==> flow/design.v <==
module axis_split4 #(
    parameter   DATA_W  = 32
    )(
    input   clk,
    input   rst_n,
    input   [DATA_W -1 : 0] s_axis_tdata,
    input   [2      -1 : 0] s_axis_tid,
    input                   s_axis_tvalid,
    output                  s_axis_tready,
    output  [DATA_W*4   -1 : 0] m_axis_tdata,
    output  [4          -1 : 0] m_axis_tvalid,
    input   [4          -1 : 0] m_axis_tready
    );
    genvar i;
    generate
        for (i = 0; i < 4; i = i + 1) begin: LANE
            reg     [DATA_W -1 : 0] m_axis_tdata_r;
            reg                     m_axis_tvalid_r;
            assign  m_axis_tdata[DATA_W * (i + 1) -1 : DATA_W * i] = m_axis_tdata_r;
            assign  m_axis_tvalid[i] = m_axis_tvalid_r;
            always @ (posedge clk) begin
                if (~rst_n) begin
                    m_axis_tdata_r <= 0;
                    m_axis_tvalid_r <= 1'b0;
                end
                else if (m_axis_tready[i]) begin
                    if (s_axis_tid == i && s_axis_tvalid) begin
                        m_axis_tdata_r  <= s_axis_tdata;
                        m_axis_tvalid_r <= 1'b1;
                    end
                    else begin
                        m_axis_tdata_r  <= 0;
                        m_axis_tvalid_r <= 1'b0;
                    end
                end
            end
        end
    endgenerate
    assign s_axis_tready = m_axis_tready[s_axis_tid];
endmodule
=== Reports on axis_split4 ===
Tool output for the design above, in the order of the flow.
Lines are those of the file above, counted from 1.
Operators: Yosys type, input widths -> output width; for muxes data width and select width s.
Cell names lack the library's common part.
The mark - stands for no value.

* Top module: axis_split4
* Clock port: clk
* Library: sky130hd
* Library corner: tt_025C_1v80

=== Word level ===
Counts by Yosys on the flattened word-level netlist (proc, flatten, opt, wreduce; memories kept). Register bits leave out memories and registers merged into their read ports (data or address); mux counts leave out enables and synchronous resets folded into registers. Print and check cells are left out. Cells with the same type and inputs are merged into one.

* Eq/ne operators: 3
* Shift-type cells: 1
* Mux-type cells: 8
* Reductions and logical operators: 5

{| class="wikitable"
|+ Operator list
! operator !! number
|-
| $mux 32 || 4
|-
| $logic_and 1x1->1 || 4
|-
| $eq 2x2->1 const B || 2
|-
| $shiftx 4x2->1 || 1
|-
| $mux 1 || 4
|-
| $eq 2x1->1 const B || 1
|-
| $logic_not 2->1 || 1
|}

* Register bits: 132
* Input bits: 41
* Output and inout port bits: 133
* Word-level cells: 25

=== Logic depth ===
Depth = most cells in a row (Yosys ltp): at word level without a register or memory, in the mapped netlist without a sequential cell, where the memories' decode and read muxes count.

* Depth after elaboration: 3
* ABC_AREA: 0
* Gate-level depth with buffers: 4
* Depth with buffers taken out: 2

=== Netlist ===
Source: synth_stat.txt of the flow (Yosys; design flattened, memories mapped). It holds for the ABC_AREA given above (unset counts as 0); a run with the other value may have another netlist.

* Cells in the netlist: 479
* Mapped area: 0.004702 mm^2
* Area of sequential cells: 0.0026425 mm^2
* Flip-flops: 132
* Buffers: 46

{| class="wikitable"
|+ Cells by type
! type !! number !! total area (um^2)
|-
| dfxtp_1 || 132 || 2.64E+03
|-
| nand3b_1 || 128 || 960.922
|-
| o21ai_0 || 126 || 630.605
|-
| nand2_1 || 32 || 120.115
|-
| clkbuf_1 || 22 || 82.579
|-
| buf_2 || 9 || 45.043
|-
| clkbuf_2 || 8 || 40.038
|-
| buf_4 || 4 || 30.029
|-
| nand4bb_4 || 1 || 27.526
|-
| nand2b_1 || 4 || 25.024
|-
| mux4_2 || 1 || 22.522
|-
| nand4b_1 || 2 || 17.517
|-
| a21boi_0 || 2 || 15.014
|-
| a21boi_1 || 2 || 15.014
|-
| buf_1 || 3 || 11.261
|-
| o21ai_1 || 2 || 10.01
|-
| nand4_1 || 1 || 6.256
|}

=== Path before layout ===
Path of least setup slack by OpenSTA after synthesis, without wires, with an ideal clock, recovery checks aside; 20% of the period is set as input and as output delay. Where synthesis merged equal registers, the netlist keeps one of their names.

* Kind: input-to-output
* Start: in s_axis_tid[0]
* End: out s_axis_tready
* Clock period: 1.02 ns
* Input delay: 0.204 ns
* Output delay: 0.204 ns
* Launch time at the first pin: 0.204 ns
* Arrival time: 0.710 ns
* Required time: 0.816 ns
* Setup slack: 0.106 ns
* Delay of the path: 0.506 ns
* Stages on the path: 1
* Buffers on the path: 0
* Synthesis period reached: 0.914 ns

"delay of the path" is the arrival time less input delay plus setup time.
At an output port there is no setup time.
"stages on the path": output pins that drive a net of the path, with the launching flip-flop's if there is one; two outputs of one cell count as two.
"synthesis period reached" is the clock period less the worst setup slack; recovery checks do not enter. This is arithmetic on one report: input and output delays are still those of the set period (20% each).
The rows between start and end are the longest chain of elaborated cells between them; the timing report does not say that the signal goes this way. Where chains are equally long, one stands for them.
A line is the first line of the expression or statement that the cell stems from. Yosys adds cells for indexed reads and writes and turns some case tables into memories.

* Cell sequence: mux4_2
* Length of the longest elaborated chain: 1
* Elaborated cells on any way between the ends: 1
* RTL lines with such cells: 1
* Classes of those cells: shift (1)

{| class="wikitable"
|+ RTL lines, path post-synthesis
! element !! line !! RTL
|-
| from (decl) || 7 || <nowiki>input   [2      -1 : 0] s_axis_tid,</nowiki>
|-
| $shiftx 4x2->1 || 39 || <nowiki>assign s_axis_tready = m_axis_tready[s_axis_tid];</nowiki>
|-
| to (decl) || 9 || <nowiki>output                  s_axis_tready,</nowiki>
|}

=== Path in the finished layout ===
From the final timing report of run 1: the path of least setup slack in the routed layout; clock arrival at registers is part of the times.

* Kind: reg-to-output
* Start: reg LANE[0].m_axis_tvalid_r
* End: out m_axis_tvalid[0]
* Clock period: 0.649 ns
* Output delay: 0.13 ns
* Launch time at the first pin: 0.41 ns
* Arrival time: 0.88 ns
* Required time: 0.52 ns
* Setup slack: -0.36 ns
* Stages on the path: 2
* Buffers on the path: 1

A register here has more assigning lines than the two given.

* Cell sequence: dfxtp_4 > buf_6
* Length of the longest elaborated chain: 0
* Elaborated cells on any way between the ends: 0
* RTL lines with such cells: 0

{| class="wikitable"
|+ RTL lines, path post-layout
! element !! line !! RTL
|-
| from (decl) || 18 || <nowiki>reg                     m_axis_tvalid_r;</nowiki>
|-
| from (assign) || 24 || <nowiki>m_axis_tvalid_r <= 1'b0;</nowiki>
|-
| from (assign) || 29 || <nowiki>m_axis_tvalid_r <= 1'b1;</nowiki>
|-
| to (decl) || 11 || <nowiki>output  [4          -1 : 0] m_axis_tvalid,</nowiki>
|}

Lab notebook: axis_split4

Top module axis_split4; platform sky130hd; tools Yosys and OpenROAD; 2 stored runs in no particular order. Input and output delays are each 20% of the period that was set; the output load is 0.01 pF.
"worst setup path time" means the part of the period allowed to the worst setup path (the constraints hold back 20% at inputs and 20% at outputs) less its slack; where the path has registers, the arrival times of their clocks count too.
By "power" is meant OpenSTA's value without simulated activity: inputs other than the clock are taken to toggle once in ten clock periods, and the tool carries that through the logic.

Run 1
==> flow/run.sh <==
#!/bin/bash
# the make line also repeats the synthesis and layout settings of config.mk as NAME=value (left out here)
make -C /OpenROAD-flow-scripts/flow DESIGN_CONFIG=/design/flow/config.mk WORK_HOME=/design/flow/orfs CLKGATE_MAP_FILE= finish
==> flow/config.mk <==
export PLATFORM = sky130hd
export DESIGN_NAME = axis_split4
export DESIGN_NICKNAME = axis_split4
export VERILOG_FILES = /design/flow/design.v
export SDC_FILE = /design/flow/constraint.sdc
export NUM_CORES = 4
export LEC_CHECK = 0
export CAP_MARGIN = 20
export CELL_PAD_IN_SITES_GLOBAL_PLACEMENT = 0
export CORE_MARGIN = 2
export CORE_UTILIZATION = 15
export CTS_CLUSTER_DIAMETER = 377
export GPL_ROUTABILITY_DRIVEN = 1
export GPL_TIMING_DRIVEN = 0
export HOLD_SLACK_MARGIN = -0.04
export SLEW_MARGIN = 15
export TNS_END_PERCENT = 60
==> flow/constraint.sdc <==
create_clock -name core_clock -period 0.649 [get_ports {clk}]
set_input_delay 0.1298 -clock core_clock [delete_from_list [all_inputs] [get_ports {clk}]]
set_output_delay 0.1298 -clock core_clock [all_outputs]
set_load 0.01 [all_outputs]

==> results of run 1 <==
chip area after synthesis (Yosys): 0.004702 mm^2
die area: 0.0327791 mm^2
utilization: 27.1%
worst setup slack after layout: -0.364 ns
total negative slack: -44.546 ns
worst hold slack: 0.020 ns
power: 19.930 mW
worst setup path time: 0.88 ns
worst setup path kind: reg-to-output

Run 2
==> flow/run.sh <==
#!/bin/bash
# the make line also repeats the synthesis and layout settings of config.mk as NAME=value (left out here)
make -C /OpenROAD-flow-scripts/flow DESIGN_CONFIG=/design/flow/config.mk WORK_HOME=/design/flow/orfs CLKGATE_MAP_FILE= finish
==> flow/config.mk <==
export PLATFORM = sky130hd
export DESIGN_NAME = axis_split4
export DESIGN_NICKNAME = axis_split4
export VERILOG_FILES = /design/flow/design.v
export SDC_FILE = /design/flow/constraint.sdc
export NUM_CORES = 4
export LEC_CHECK = 0
export ABC_AREA = 1
export CAP_MARGIN = 20
export CELL_PAD_IN_SITES_GLOBAL_PLACEMENT = 2
export CORE_ASPECT_RATIO = 0.58
export CORE_MARGIN = 9
export CORE_UTILIZATION = 23
export GPL_ROUTABILITY_DRIVEN = 0
export MAX_ROUTING_LAYER = met5
export PLACE_DENSITY_LB_ADDON = 0.07
export SLEW_MARGIN = 35
==> flow/constraint.sdc <==
create_clock -name core_clock -period 1.26 [get_ports {clk}]
set_input_delay 0.2520 -clock core_clock [delete_from_list [all_inputs] [get_ports {clk}]]
set_output_delay 0.2520 -clock core_clock [all_outputs]
set_load 0.01 [all_outputs]

==> results of run 2 <==
chip area after synthesis (Yosys): 0.004946 mm^2
die area: 0.0273041 mm^2
utilization: 34.6%
worst setup slack after layout: 0.021 ns
total negative slack: 0.000 ns
worst hold slack: 0.350 ns
power: 9.591 mW
worst setup path time: 0.74 ns
worst setup path kind: input-to-output
