==> flow/design.v <==
module axis_line_buffer#(
    parameter DATA_W    = 8,
    parameter MAX_WIDTH = 131,
    parameter WIN_H     = 3,
    parameter WIN_W     = 3
    )(
    input   clk,
    input   rst_n,
    input                   config_pulse,
    input   [16     -1 : 0] config_width,
    input   [16     -1 : 0] config_height,
    output                  done,
    input   [DATA_W -1 : 0] s_axis_pix_tdata,
    input                   s_axis_pix_tvalid,
    output                  s_axis_pix_tready,
    output  [WIN_H * WIN_W * DATA_W -1 : 0]
                            m_axis_win_tdata,
    output                  m_axis_win_tvalid,
    input                   m_axis_win_tready
    );
    wire    pipeline_enable;
    assign  pipeline_enable = s_axis_pix_tvalid && s_axis_pix_tready;
    reg     [16 -1 : 0] img_width_r;     
    reg     [16 -1 : 0] img_height_r;    
    always @ (posedge clk) begin
        if (!rst_n) begin
            img_width_r     <= 0;
            img_height_r    <= 0;
        end
        else if (done && config_pulse) begin
            img_width_r     <= config_width - 1;
            img_height_r    <= config_height - 1;
        end
    end
    reg     [16 -1 : 0] w_cnt_r;
    reg     [16 -1 : 0] h_cnt_r;
    always @ (posedge clk) begin
        if (!rst_n) begin
            w_cnt_r <= 0;
            h_cnt_r <= 0;
        end
        else if (done && config_pulse) begin
            w_cnt_r <= 0;
            h_cnt_r <= 0;
        end
        else if (pipeline_enable) begin
            if (w_cnt_r == img_width_r) begin
                h_cnt_r <= (h_cnt_r == img_height_r) ? 0 : h_cnt_r + 1;
                w_cnt_r <= 0;
            end
            else begin
                h_cnt_r <= h_cnt_r;
                w_cnt_r <= w_cnt_r + 1;
            end
        end
    end
    reg     done_r;
    assign  done = done_r;
    always @ (posedge clk) begin
        if (!rst_n) begin
            done_r <= 1'b1;
        end
        else if (config_pulse && done) begin
            done_r <= 1'b0;
        end
        else if (pipeline_enable && (w_cnt_r == img_width_r) &&
            (h_cnt_r == img_height_r)) begin
            done_r <= 1'b1;
        end
    end
    genvar iw, ih;
    generate
        for (ih = 0; ih < WIN_H; ih = ih + 1) begin: GEN_ROW
            wire    [DATA_W -1 : 0] row_in;
            wire    [DATA_W -1 : 0] row_out;
            reg     [(WIN_W - 1) * DATA_W   -1 : 0] row_data_r;
            assign  row_in = (ih > 0) ? GEN_ROW[ih - 1].row_out : s_axis_pix_tdata;
            if (WIN_W == 2) begin: W2
                always @ (posedge clk) begin
                    if (pipeline_enable) begin
                        row_data_r <= row_in;
                    end
                end
            end
            else begin: WW
                always @ (posedge clk) begin
                    if (pipeline_enable) begin
                        row_data_r <= {row_in, row_data_r[(WIN_W - 1) * DATA_W -1 : DATA_W]};
                    end
                end
            end
            if (ih < WIN_H - 1) begin: TOP_ROW
                cycle_buffer #(
                    .DEPTH          (MAX_WIDTH - WIN_W      ),
                    .DATA_W         (DATA_W                 )
                ) buffer_inst (
                    .clk            (clk                    ),
                    .rst_n          (rst_n                  ),
                    .config_pulse   (config_pulse && done   ),
                    .config_step    (config_width - WIN_W -1),
                    .data_i         (row_data_r[DATA_W-1 :0]),
                    .enable         (pipeline_enable        ),
                    .data_o         (row_out                )
                );
            end
            wire    [WIN_W * DATA_W -1 : 0] m_axis_row_tdata;
            assign  m_axis_row_tdata[DATA_W * WIN_W - 1 -: WIN_W] = row_in;
            assign  m_axis_row_tdata[DATA_W * (WIN_W - 1) -1 : 0] = row_data_r;
            assign  m_axis_win_tdata[(WIN_H - ih - 1) * (WIN_W * DATA_W) -1 
                -: (WIN_W * DATA_W)] = m_axis_row_tdata;
        end
    endgenerate
    reg     win_valid_r;
    always @ (posedge clk) begin
        if (!rst_n) begin
            win_valid_r <= 1'b0;
        end
        else if (pipeline_enable) begin
            if ((w_cnt_r == WIN_W - 2) && (h_cnt_r > WIN_H - 2)) begin
                win_valid_r <= 1'b1;
            end
            else if (w_cnt_r == img_width_r) begin
                win_valid_r <= 1'b0;
            end
        end
    end
    assign  m_axis_win_tvalid = win_valid_r && s_axis_pix_tvalid;
    assign  s_axis_pix_tready = m_axis_win_tready || !win_valid_r;
endmodule
module cycle_buffer #(
    parameter   DEPTH   = 128,
    parameter   DATA_W  = 8
    )(
    input   clk,
    input   rst_n,
    input                   config_pulse,
    input   [16     -1 : 0] config_step,
    input   [DATA_W -1 : 0] data_i,
    input                   enable,
    output  [DATA_W -1 : 0] data_o
    );
    reg     [16 -1 : 0] wr_addr_r;
    reg     [16 -1 : 0] rd_addr_r;
    always @ (posedge clk) begin
        if (!rst_n) begin
            wr_addr_r <= 0;
            rd_addr_r <= 0;
        end
        else if (config_pulse) begin
            wr_addr_r <= config_step;
            rd_addr_r <= 0;
        end
        else if (enable) begin
            wr_addr_r <= (wr_addr_r == DEPTH - 1) ? 0 : wr_addr_r + 1;
            rd_addr_r <= (rd_addr_r == DEPTH - 1) ? 0 : rd_addr_r + 1;
        end
    end
    reg     [DATA_W -1 : 0] buffer[0:DEPTH-1];
    reg     [DATA_W -1 : 0] data_o_r;
    assign  data_o = data_o_r;
    always @ (posedge clk) begin
        if (enable) begin
            data_o_r <= buffer[rd_addr_r];
        end
    end
    always @ (posedge clk) begin
        if (enable) begin
            buffer[wr_addr_r] <= data_i;
        end
    end
endmodule
[Tool chain data of axis_line_buffer]
The steps from the RTL of axis_line_buffer to its reports follow in flow order.
Line numbers count from 1 in the design file above.
Operators carry their Yosys type and port widths (W data, S select, Z words).
Library cell names are shortened.
The mark -- stands for no value.
Inputs
  top module: axis_line_buffer
  clock: clk
  standard-cell library: sky130hd
  library corner: tt_025C_1v80

[Word level]
Source: Yosys, flattened and elaborated, memories not mapped. Widths are those after wreduce. Registers that Yosys merges into a memory's read port (data or address) are not register bits. Print and check cells do not count. Equal cells are merged and count once.
Memory sizes are those after Yosys's memory passes, which may raise the word count (mostly to a power of two), join words into wider ones and drop unused or constant bits.
Word-level totals
  register bits after elaboration: 130
  bits in latches: 0
  memory bits (writable): 1024
  ROM bits: 0
  clocked read ports x word width: 8
  memories kept: 1
  input bits: 45
  elaborated cells: 53
Operators by class
  $add $sub $neg: 8
  multiply operators: 0
  divide/modulo/power cells: 0
  order comparisons: 1
  eq/ne operators: 5
  shift-type cells: 0
  mux-type cells: 13
  bitwise logic cells: 1
  reduce/logical cells: 14
Memories
  GEN_ROW[0].TOP_ROW.buffer_inst.buffer: words 128, bits a word 8, read ports 1, wr ports 1, line 158  | reg     [DATA_W -1 : 0] buffer[0:DEPTH-1];
Operator list (count)
  $mux W16: 6
  $add A16 B1 Y16 const B: 4
  $sub A16 B1 Y16 const B: 2
  $eq A16 B16 Y1: 2
  $sub A16 B2 Y16 const B: 2
  $eq A16 B7 Y1 const B: 2
  $gt A16 B1 Y1 const B: 1
  $eq A16 B1 Y1 const B: 1
  $mux W8: 1
  $mux W7: 1
  $logic_and A1 B1 Y1: 6
  $reduce_bool A2 Y1: 3
  $mux W1: 5
  $reduce_and A2 Y1: 2
  $reduce_or A2 Y1: 1
  $logic_or A1 B1 Y1: 1
  $not A1 Y1: 1
  $logic_not A1 Y1: 1

[Logic depth]
Yosys ltp: most cells in a row. Word level: on the elaborated netlist, between registers, memories and ports. Mapped: between sequential cells and ports; inverters and the memories' decode and read muxes count.
Logic depth
  depth in word-level cells: 7
  ABC_AREA: 0
  mapped depth: 11
  gate-level depth less buffers: 8

[After synthesis]
Yosys stat after the flow's synthesis: flattened, memories mapped to cells. It holds for the ABC_AREA given above (unset counts as 0); a run with the other value may have another netlist.
Totals and module areas in this step are rounded.
Mapped netlist
  cells in the netlist: 2709
  chip area (Yosys): 47000 sq um
  sequential part of the area: 34000 sq um
  flip-flop cells: 1162
  buffers: 195
Cells by type (count)
  edfxtp_1: 1064
  mux4_2: 195
  dfxtp_1: 98
  mux2i_1: 150
  nor2_1: 252
  xnor2_1: 60
  xor2_1: 55
  a211oi_1: 55
  buf_4: 53
  nand2_1: 99
  a22oi_1: 45
  nand3_1: 67
  clkbuf_1: 80
  a21oi_1: 59
  buf_2: 52
  o22ai_1: 34
  nor3_1: 34
  ha_1: 11
Not listed: further types 47, cells in them 246.
By module: a second synthesis without flattening, with its own total; a netlist apart from the flattened one above.
Unflattened totals
  cell total of the unflattened synthesis: 2710
  area (unflattened synthesis): 47000 sq um
Rows give one instance, submodules left out.
By module
  cycle_buffer: instances 1, cells 2160, area 42000 sq um, sequential area 32000 sq um
  axis_line_buffer: instances 1, cells 550, area 5200 sq um, sequential area 2300 sq um

[Worst setup path after synthesis]
Source: OpenSTA report_checks on the synthesized netlist (no wires, ideal clock, input and output delay 20% of the period each), path of least setup slack; recovery checks are left aside. Register names are those of the netlist, which keeps one name where synthesis merged equal registers.
Path after synthesis
  path type: input to register
  start: input m_axis_win_tready
  end: memory GEN_ROW[0].TOP_ROW.buffer_inst.buffer[95][0]
  period: 3.92 ns
  time at the first pin: 0.784 ns
  arrival: 3.365 ns
  setup slack: 0.185 ns
  delay of the path: 2.951 ns
  driving pins on the path: 7
  buffers on the path: 2
  synthesis period reached: 3.735 ns
"delay of the path" is the arrival time less input delay plus setup time.
"driving pins on the path": output pins that drive a net of the path, with the launching flip-flop's if there is one; two outputs of one cell count as two.
"synthesis period reached" = period - worst setup slack (recovery checks aside). The figure is calculated, with input and output delays left at 20% of the set period.
Between the ends stands the longest chain of elaborated cells between them, by number of cells; it is not shown to be the way that was timed. Of several equally long chains one is given.
A line is the first line of the expression or statement that the cell stems from. Yosys adds cells for indexed reads and writes and turns some case tables into memories.
The path ends at the enable pin of a flip-flop; only ways to that pin are counted.
Between the ends, after synthesis
  path through: nand2b_1 nand2_1 buf_1 clkinv_1 buf_1 nand2_1 nor2_1
  length of the longest elaborated chain: 3
  elaborated cells between the ends (all ways): 4
  RTL lines with such cells: 3
  classes of those cells: 2 x mux; 2 x reduce/logical
Ends and longest elaborated chain, after synthesis
  start, declared: line 19  | input                   m_axis_win_tready
  $logic_or A1 B1 Y1: line 128  | assign  s_axis_pix_tready = m_axis_win_tready || !win_valid_r;
  $logic_and A1 B1 Y1: line 22  | assign  pipeline_enable = s_axis_pix_tvalid && s_axis_pix_tready;
  $mux W7: line 167  | if (enable) begin
  end, declared: line 158  | reg     [DATA_W -1 : 0] buffer[0:DEPTH-1];
Some nets on the timed path still bear RTL names; the line given drives or declares the net.
Named nets, after synthesis (line)
  GEN_ROW[0].TOP_ROW.buffer_inst.enable: 22

[Timing after layout]
Path of least setup slack in the final report of run 1 (OpenROAD, finished layout, wires in). Where an end is a register, its clock arrival counts in the times.
Path post-layout
  path type: register to register
  start: register GEN_ROW[0].TOP_ROW.buffer_inst.rd_addr_r[3]
  end: register GEN_ROW[0].TOP_ROW.buffer_inst.rd_addr_r[3]
  period: 3.74 ns
  time at the first pin: 0.65 ns
  arrival: 3.77 ns
  setup slack: 0.49 ns
  driving pins on the path: 8
  buffers on the path: 1
Between the ends stands the longest chain of elaborated cells between them, by number of cells; it is not shown to be the way that was timed. Of several equally long chains one is given.
A register here has more assigning lines than the two given.
Between the ends, post-layout
  path through: dfxtp_2 buf_4 and2_1 nand4_1 nor3_1 nand4_1 nand3_1 nor2_1
  length of the longest elaborated chain: 2
  elaborated cells between the ends (all ways): 3
  RTL lines with such cells: 1
  classes of those cells: 1 x add/sub; 1 x eq/ne; 1 x mux
Ends and longest elaborated chain, post-layout
  start, declared: line 143  | reg     [16 -1 : 0] rd_addr_r;
  start, assigned: line 147  | rd_addr_r <= 0;
  start, assigned: line 155  | rd_addr_r <= (rd_addr_r == DEPTH - 1) ? 0 : rd_addr_r + 1;
  $add A16 B1 Y16: line 155
  $mux W16: line 155
  end, assigned: line 151  | rd_addr_r <= 0;
  end, assigned: line 155
  end, declared: line 143

2 stored runs of axis_line_buffer in the flow (synthesis by Yosys, layout by OpenROAD, sky130hd cells), in arbitrary order. Constraints: input delay and output delay 20% of the set period each, output load 0.01 pF.
"period reached" is the run's clock period less its worst setup slack. It is reckoned from that one timing run; input and output delays stay at 20% of the period that was set.
"critical setup path time": the worst setup path's part of the clock period (all of it between registers, 20% less for each end at a port) less its slack. A launch clock that arrives late makes it longer, a capture clock that arrives late makes it shorter.
"total power after layout" rests on the timing tool's default activity at the inputs, not on a simulated workload.
Values from the reports are rounded here.

==> run 1: settings <==
{ "period_ns": 3.74, "CORE_UTILIZATION": 18, "SETUP_SLACK_MARGIN": -0.18, "PLACE_DENSITY": 0.49, "CTS_CLUSTER_SIZE": 39, "CTS_CLUSTER_DIAMETER": 120, "CAP_MARGIN": 5, "SLEW_MARGIN": 40, "MIN_ROUTING_LAYER": "met1", "CORE_MARGIN": 2 }
==> run 1: results <==
std-cell area (final layout): 54000 sq um
synthesized cell area: 47000 sq um
total negative setup slack: 0.000 ns
worst hold slack after layout: 0.47 ns
period reached: 3.246 ns
die outline area: 260000 sq um
total power after layout: 22 mW
critical setup path time: 3.25 ns
worst path kind: register to register
final utilization: 21 %
setup slack of the worst path: 0.49 ns

==> run 2: settings <==
{ "period_ns": 2.98, "CORE_UTILIZATION": 55, "PLACE_DENSITY_LB_ADDON": 0.01, "CORE_ASPECT_RATIO": 0.75, "CORE_MARGIN": 2, "CTS_CLUSTER_DIAMETER": 272, "SLEW_MARGIN": 30, "MIN_ROUTING_LAYER": "met1", "CAP_MARGIN": 20 }
==> run 2: results <==
std-cell area (final layout): 55000 sq um
synthesized cell area: 47000 sq um
total negative setup slack: -0.048 ns
worst hold slack after layout: 0.43 ns
period reached: 3.028 ns
die outline area: 87000 sq um
total power after layout: 34 mW
critical setup path time: 3.03 ns
worst path kind: register to register
final utilization: 65 %
setup slack of the worst path: -0.048 ns
